==> flow/design.v <==
`timescale 1ns / 1ps
module M65C02A_AddrGen #(
    parameter pDef_Page = 1,         
    parameter pSk_Rst   = 2,         
    parameter pSu_Rst   = 255        
)(
    input   Rst,                     
    input   Clk,                     
    input   Kernel,                  
    input   [15:0] Vector,           
    input   [ 8:0] NA_Op,            
    input   IND,                     
    input   SIZ,                     
    input   OAX,                     
    input   OAY,                     
    input   OSX,                     
    input   SPR,                     
    input   Mod,                     
    input   Prv,                     
    input   CC,                      
    input   BRV3,                    
    input   Int,                     
    input   Rdy,                     
    input   Valid,                   
    input   [15:0] M,                
    input   [15:0] IP,               
    input   [15:0] X,                
    input   [15:0] Y,                
    input   [15:0] A,                
    output  reg [15:0] AO,           
    input   SelS,                    
    input   [ 1:0] Stk_Op,           
    input   [15:0] SDI,              
    output  [15:0] SDO,              
    output  reg [15:0] MAR,          
    output  reg [15:0] PC            
);
wire    [15:0] S;                    
wire    [15:0] Abs;                  
wor     [15:0] AL, AR;               
wire    [15:0] NA;                   
wire    CE_MAR;                      
wire    CE_PC;                       
assign Ld_PC   = NA_Op[8];
assign Sel_PC  = NA_Op[7];           
assign Sel_SP  = ((OSX) ? NA_Op[3] |  SPR : NA_Op[6]);    
assign Sel_IP  = NA_Op[5];           
assign Sel_MAR = NA_Op[4];           
assign Sel_X   = ((OSX) ? NA_Op[6]        : NA_Op[3]);    
assign Sel_Y   = NA_Op[2];
assign Sel_Abs = NA_Op[1];
assign Ci      = NA_Op[0];
assign Ld_MAR  = ~(NA_Op[6] & ~Sel_Abs);
assign Abs = ((CC | ~Ld_PC) ? M : 0);
assign AL = ((Sel_PC ) ? PC  : 0);
assign AL = ((Sel_SP ) ? S   : 0);
assign AL = ((Sel_IP ) ? IP  : 0);
assign AL = ((Sel_X  ) ? ((OAX) ? A : X) : 0);   
assign AL = ((Sel_Y  ) ? ((OAY) ? A : Y) : 0);   
assign AL = ((Sel_MAR) ? MAR : 0);
assign AR = ((Sel_Abs) ? Abs : 0);
assign NA = (AL + ((Prv) ? ~AR : AR) + Ci);
always @(*)
begin
    if(Rst)
        AO <= Vector;
    else
        AO <= ((Mod & ~|AL[15:9]) ? {AL[15:8], NA[7:0]} : NA);
end
assign CE_MAR = Rdy & Ld_MAR;
always @(posedge Clk)
begin
    if(CE_MAR)
        MAR <= #1 AO;
end
assign CE_PC = Rdy & ((BRV3) ? (Ld_PC & ~Int) : Ld_PC);
always @(posedge Clk)
begin
    if(CE_PC)
        PC <= #1 AO;
end
M65C02A_StkPtrV2    #(
                        .pDef_Page(pDef_Page),
                        .pSk_Rst(pSk_Rst),
                        .pSu_Rst(pSu_Rst)
                    ) SysStk (
                        .Rst(Rst), 
                        .Clk(Clk),
                        .Mode(Kernel),
                        .Ind(IND),
                        .Size(SIZ),
                        .Mod(Mod & ~|S[15:9]),
                        .Rdy(Rdy), 
                        .Valid(Valid),
                        .Sel(SelS), 
                        .Stk_Op(((OSX) ? 2'b0 : Stk_Op)), 
                        .SDI(SDI),
                        .SDO(SDO),
                        .S(S)
                    );
endmodule
`timescale 1ns / 1ps
module M65C02A_StkPtrV2 #(
    parameter pDef_Page = 8'd1,
    parameter pSk_Rst   = 8'd2,
    parameter pSu_Rst   = 8'd255
)(
    input   Rst,
    input   Clk,
    input   Mode,                
    input   Ind,                 
    input   Size,                
    input   Mod,                 
    input   Rdy,
    input   Valid,
    input   Sel,                 
    input   [ 1:0] Stk_Op,       
    input   [15:0] SDI,          
    output  [15:0] SDO,          
    output  [15:0] S             
);
wire    [15:0] Sum, StkIn;
reg     [15:0] Sk, Su;
assign Sum   = S + ((Stk_Op[0]) ? ( 1) : (~0));      
assign StkIn = ((Mod) ? {S[15:8], Sum[7:0]} : Sum);  
assign Ld_Sk = (Mode & ~Ind) & Rdy & (Sel & Valid);
assign CE_Sk =  Mode         & Rdy & Stk_Op[1];
always @(posedge Clk)
begin
    if(Rst)
        Sk <= #1 {pDef_Page, pSk_Rst};
    else if(Ld_Sk)
        Sk <= #1 ((Size) ? SDI : {pDef_Page, SDI[7:0]});
    else if(CE_Sk)
        Sk <= #1 StkIn;    
end
assign Ld_Su = (~Mode | Mode & Ind) & Rdy & (Sel & Valid);
assign CE_Su =  ~Mode               & Rdy & Stk_Op[1];
always @(posedge Clk)
begin
    if(Rst)
        Su <= #1 {pDef_Page, pSu_Rst};
    else if(Ld_Su)
        Su <= #1 ((Size) ? SDI : {pDef_Page, SDI[7:0]});
    else if(CE_Su)
        Su <= #1 StkIn;    
end
assign S   = (( Mode)              ? Sk : Su);  
assign SDO = ((~Mode | Mode & Ind) ? Su : Sk);  
endmodule
Tool chain data of M65C02A_AddrGen. Tool output for the design above, in the order of the flow. Line numbers count from 1 in the design file above. Library cell names are shortened. Not given: --

Design top: M65C02A_AddrGen. Clock: Clk. Cell library: sky130hd. Library corner: tt_025C_1v80.

After elaboration. Source: Yosys, flattened and elaborated, memories not mapped. Widths are those after wreduce. Registers that Yosys merges into a memory's read port (data or address) are not register bits. Print and check cells do not count. Equal cells are merged and count once.

The figure for bits in registers is 64. The entry for latch bits reads 0. The figure for RAM bits is 0. For ROM bits the number is 0. The figure for clocked read ports x word width is 0. The figure for memories kept is 0. Output and inout bits: 64. Under cells after elaboration stands 71.

Under add/sub/neg operators stands 3. The entry for $mul reads 0. Divide/modulo/power cells: 0. Order comparisons: 0. The entry for eq/ne operators reads 0. The entry for shifts and indexed selects reads 0. Muxes and demuxes: 26. For bitwise operators the number is 32. Under reduce/logical cells stands 6.

Operators by type and width (count): 16-bit two-way mux (22); 16-bit OR (5); 16-bit adder (2); 1-bit AND (17); 16-bit by 1-bit adder with 16-bit output (1); 16-bit inverter (1); 7-bit OR reduction (2); 1-bit inverter (6); 2-bit nonzero test (2); 1-bit OR (3); 1-bit two-way mux (3); 1-bit zero test (2); 2-bit two-way mux (1).

Depth. Depth = most cells in a row (Yosys ltp): at word level without a register or memory, in the mapped netlist without a sequential cell, where the memories' decode and read muxes count.

Under depth after elaboration stands 13. Under ABC_AREA stands 0. Gate-level depth with buffers: 15. The entry for mapped depth without buffers reads 14.

Mapped cells and area. Yosys stat after the flow's synthesis: flattened, memories mapped to cells. It holds for the ABC_AREA given above (unset counts as 0); a run with the other value may have another netlist.

Cells in the netlist: 587. For synthesis area the number is 0.0053614 sq mm. The figure for sequential part of the area is 0.0016015 sq mm. The figure for mapped flip-flops is 64. The figure for buffers is 36.

Cell types (count): edfxtp_1 (32); dfxtp_1 (32); mux2_2 (47); ha_1 (28); o21ai_0 (57); mux2i_1 (23); xnor2_1 (25); nand2_1 (54); a222oi_1 (17); a21oi_1 (33); xor2_1 (17); a221o_1 (14); a221oi_1 (15); nor2_1 (31); clkbuf_1 (27); a21o_1 (10); a32oi_1 (7); fa_1 (3).

Not listed: further types 39, cells in them 115. The figures by module come from a second, unflattened synthesis with its own total; it is not the netlist above.

The figure for cell total of the unflattened synthesis is 727. For area total of the unflattened synthesis the number is 0.0059582 sq mm.

Each row is one instance without its submodules.

Modules: M65C02A_AddrGen (times used 1, cells 327, area 0.0030905 sq mm); M65C02A_StkPtrV2 (times used 1, cells 400, area 0.0028678 sq mm).

Timing after synthesis. Source: OpenSTA report_checks on the synthesized netlist (no wires, ideal clock, input and output delay 20% of the period each), path of least setup slack; recovery checks are left aside. Register names are those of the netlist, which keeps one name where synthesis merged equal registers.

Kind: input to output. Start: in OAY. End: out AO[15]. The figure for clock period is 7.94 ns. For external output delay the number is 1.588 ns. Time at the first pin: 1.588 ns. Data arrival time: 4.849 ns. The figure for data required time is 6.352 ns. The entry for setup slack reads 1.503 ns. Path delay: 3.261 ns. The figure for stages on the path is 13. Synthesis period reached: 6.437 ns.

"path delay" = arrival - input delay + setup time. At an output port there is no setup time. "stages on the path" counts driving pins, that of a launching flip-flop among them; a cell with two outputs on the path counts twice. "synthesis period reached" = period - worst setup slack (recovery checks aside). The figure is calculated, with input and output delays left at 20% of the set period. The rows between start and end are the longest chain of elaborated cells between them; the timing report does not say that the signal goes this way. Where chains are equally long, one stands for them. A line is the first line of the expression or statement that the cell stems from. Yosys adds cells for indexed reads and writes and turns some case tables into memories.

Path through: buf_2 clkbuf_1 mux2_2 a221o_1 ha_1 nor2b_1 o31ai_1 a21oi_1 or4_1 o21ai_0 o21ai_0 xnor2_1 o31ai_1. Cells in the longest elaborated chain: 9. The figure for elaborated cells on any way between the ends is 11. Classes of those cells: add/sub: 2; mux: 4; logic: 3; reduce/logical: 2.

RTL lines, path post-synthesis: start: declaration (RTL line 15) `input   OAY,`; 16-bit two-way mux x2 (RTL line 59) `assign AL = ((Sel_Y  ) ? ((OAY) ? A : Y) : 0);`; 16-bit OR x2; 7-bit OR reduction (RTL line 68) `AO <= ((Mod & ~|AL[15:9]) ? {AL[15:8], NA[7:0]} : NA);`; 1-bit zero test (RTL line 68); 1-bit AND (RTL line 68); 16-bit two-way mux (RTL line 68); 16-bit two-way mux (RTL line 65) `if(Rst)`; end: declaration (RTL line 30) `output  reg [15:0] AO,`.

Timing after layout. From the final timing report of run 1: the path of least setup slack in the routed layout; clock arrival at registers is part of the times.

Kind: input to output. Start: in NA_Op[5]. End: out AO[14]. The figure for clock period is 6.5 ns. For external output delay the number is 1.30 ns. Time at the first pin: 1.30 ns. Data arrival time: 5.16 ns. The figure for data required time is 5.20 ns. The entry for setup slack reads 0.04 ns. The figure for stages on the path is 15.

The rows between start and end are the longest chain of elaborated cells between them; the timing report does not say that the signal goes this way. Where chains are equally long, one stands for them.

Path through: clkbuf_2 clkbuf_1 a222oi_1 o21ai_1 a221oi_2 fa_2 fa_1 nor2b_1 o31a_1 o21a_1 o21a_1 a21oi_2 o311ai_1 a22o_1 clkdlybuf4s50_1. Cells in the longest elaborated chain: 10. The figure for elaborated cells on any way between the ends is 12. Classes of those cells: add/sub: 2; mux: 3; logic: 5; reduce/logical: 2.

RTL lines, path post-layout: start: declaration (RTL line 11) `input   [ 8:0] NA_Op,`; 16-bit two-way mux (RTL line 57) `assign AL = ((Sel_IP ) ? IP  : 0);`; 16-bit OR x4; 7-bit OR reduction (RTL line 68) `AO <= ((Mod & ~|AL[15:9]) ? {AL[15:8], NA[7:0]} : NA);`; 1-bit zero test (RTL line 68); 1-bit AND (RTL line 68); 16-bit two-way mux (RTL line 68); 16-bit two-way mux (RTL line 65) `if(Rst)`; end: declaration (RTL line 30) `output  reg [15:0] AO,`.

--- measured runs ---
Stored flow runs of M65C02A_AddrGen (2 of them; Yosys, OpenROAD, sky130hd). They differ in their settings and are not a sequence. Constraints: input delay and output delay 20% of the set period each, output load 0.01 pF. "period achieved": clock period set for the run, less the worst setup slack. It is reckoned from that one timing run; input and output delays stay at 20% of the period that was set. "allowed time less slack (worst setup path)": the worst setup path's part of the clock period (all of it between registers, 20% less for each end at a port) less its slack. A launch clock that arrives late makes it longer, a capture clock that arrives late makes it shorter. By "power consumption" is meant OpenSTA's value without simulated activity: inputs other than the clock are taken to toggle once in ten clock periods, and the tool carries that through the logic.

Files of run 1:
==> flow/run.sh <==
#!/bin/bash
# the make line also repeats the synthesis and layout settings of config.mk as NAME=value (left out here)
make -C /OpenROAD-flow-scripts/flow DESIGN_CONFIG=/design/flow/config.mk WORK_HOME=/design/flow/orfs CLKGATE_MAP_FILE= finish
==> flow/config.mk <==
export PLATFORM = sky130hd
export DESIGN_NAME = M65C02A_AddrGen
export DESIGN_NICKNAME = M65C02A_AddrGen
export VERILOG_FILES = /design/flow/design.v
export SDC_FILE = /design/flow/constraint.sdc
export NUM_CORES = 4
export LEC_CHECK = 0
export CAP_MARGIN = 15
export CELL_PAD_IN_SITES_GLOBAL_PLACEMENT = 1
export CORE_MARGIN = 2
export CORE_UTILIZATION = 38
export CTS_CLUSTER_SIZE = 15
export GPL_ROUTABILITY_DRIVEN = 0
export GPL_TIMING_DRIVEN = 0
export MIN_ROUTING_LAYER = met1
export SLEW_MARGIN = 20
==> flow/constraint.sdc <==
create_clock -name core_clock -period 6.5 [get_ports {Clk}]
set_input_delay 1.3000 -clock core_clock [delete_from_list [all_inputs] [get_ports {Clk}]]
set_output_delay 1.3000 -clock core_clock [all_outputs]
set_load 0.01 [all_outputs]

Results of run 1. The utilization in the final report is 0.578. The die footprint stands at 0.0150749 sq mm. For the standard-cell area after layout the run shows 0.0079939 sq mm. The setup slack of the worst path comes to 0.038 ns. For the power consumption the run shows 1.660 mW. The period achieved is 6.462 ns. The allowed time less slack (worst setup path) is 3.86 ns. Critical path type: input to output. The synthesized cell area stands at 0.0053614 sq mm. The worst-case hold slack comes to 0.452 ns.

Files of run 2:
==> flow/run.sh <==
#!/bin/bash
# the make line also repeats the synthesis and layout settings of config.mk as NAME=value (left out here)
make -C /OpenROAD-flow-scripts/flow DESIGN_CONFIG=/design/flow/config.mk WORK_HOME=/design/flow/orfs CLKGATE_MAP_FILE= finish
==> flow/config.mk <==
export PLATFORM = sky130hd
export DESIGN_NAME = M65C02A_AddrGen
export DESIGN_NICKNAME = M65C02A_AddrGen
export VERILOG_FILES = /design/flow/design.v
export SDC_FILE = /design/flow/constraint.sdc
export NUM_CORES = 4
export LEC_CHECK = 0
export CAP_MARGIN = 20
export CELL_PAD_IN_SITES_DETAIL_PLACEMENT = 2
export CELL_PAD_IN_SITES_GLOBAL_PLACEMENT = 2
export CORE_ASPECT_RATIO = 0.58
export CORE_MARGIN = 2
export CORE_UTILIZATION = 64
export CTS_CLUSTER_DIAMETER = 76
export HOLD_SLACK_MARGIN = 0.22
export MAX_ROUTING_LAYER = met5
export MIN_ROUTING_LAYER = met1
export PLACE_DENSITY_LB_ADDON = 0.26
export SETUP_SLACK_MARGIN = -0.09
export SLEW_MARGIN = 20
export TNS_END_PERCENT = 65
==> flow/constraint.sdc <==
create_clock -name core_clock -period 4.36 [get_ports {Clk}]
set_input_delay 0.8720 -clock core_clock [delete_from_list [all_inputs] [get_ports {Clk}]]
set_output_delay 0.8720 -clock core_clock [all_outputs]
set_load 0.01 [all_outputs]

Outcome of run 2: no results, placement failed with FLW-0024.
--- end ---
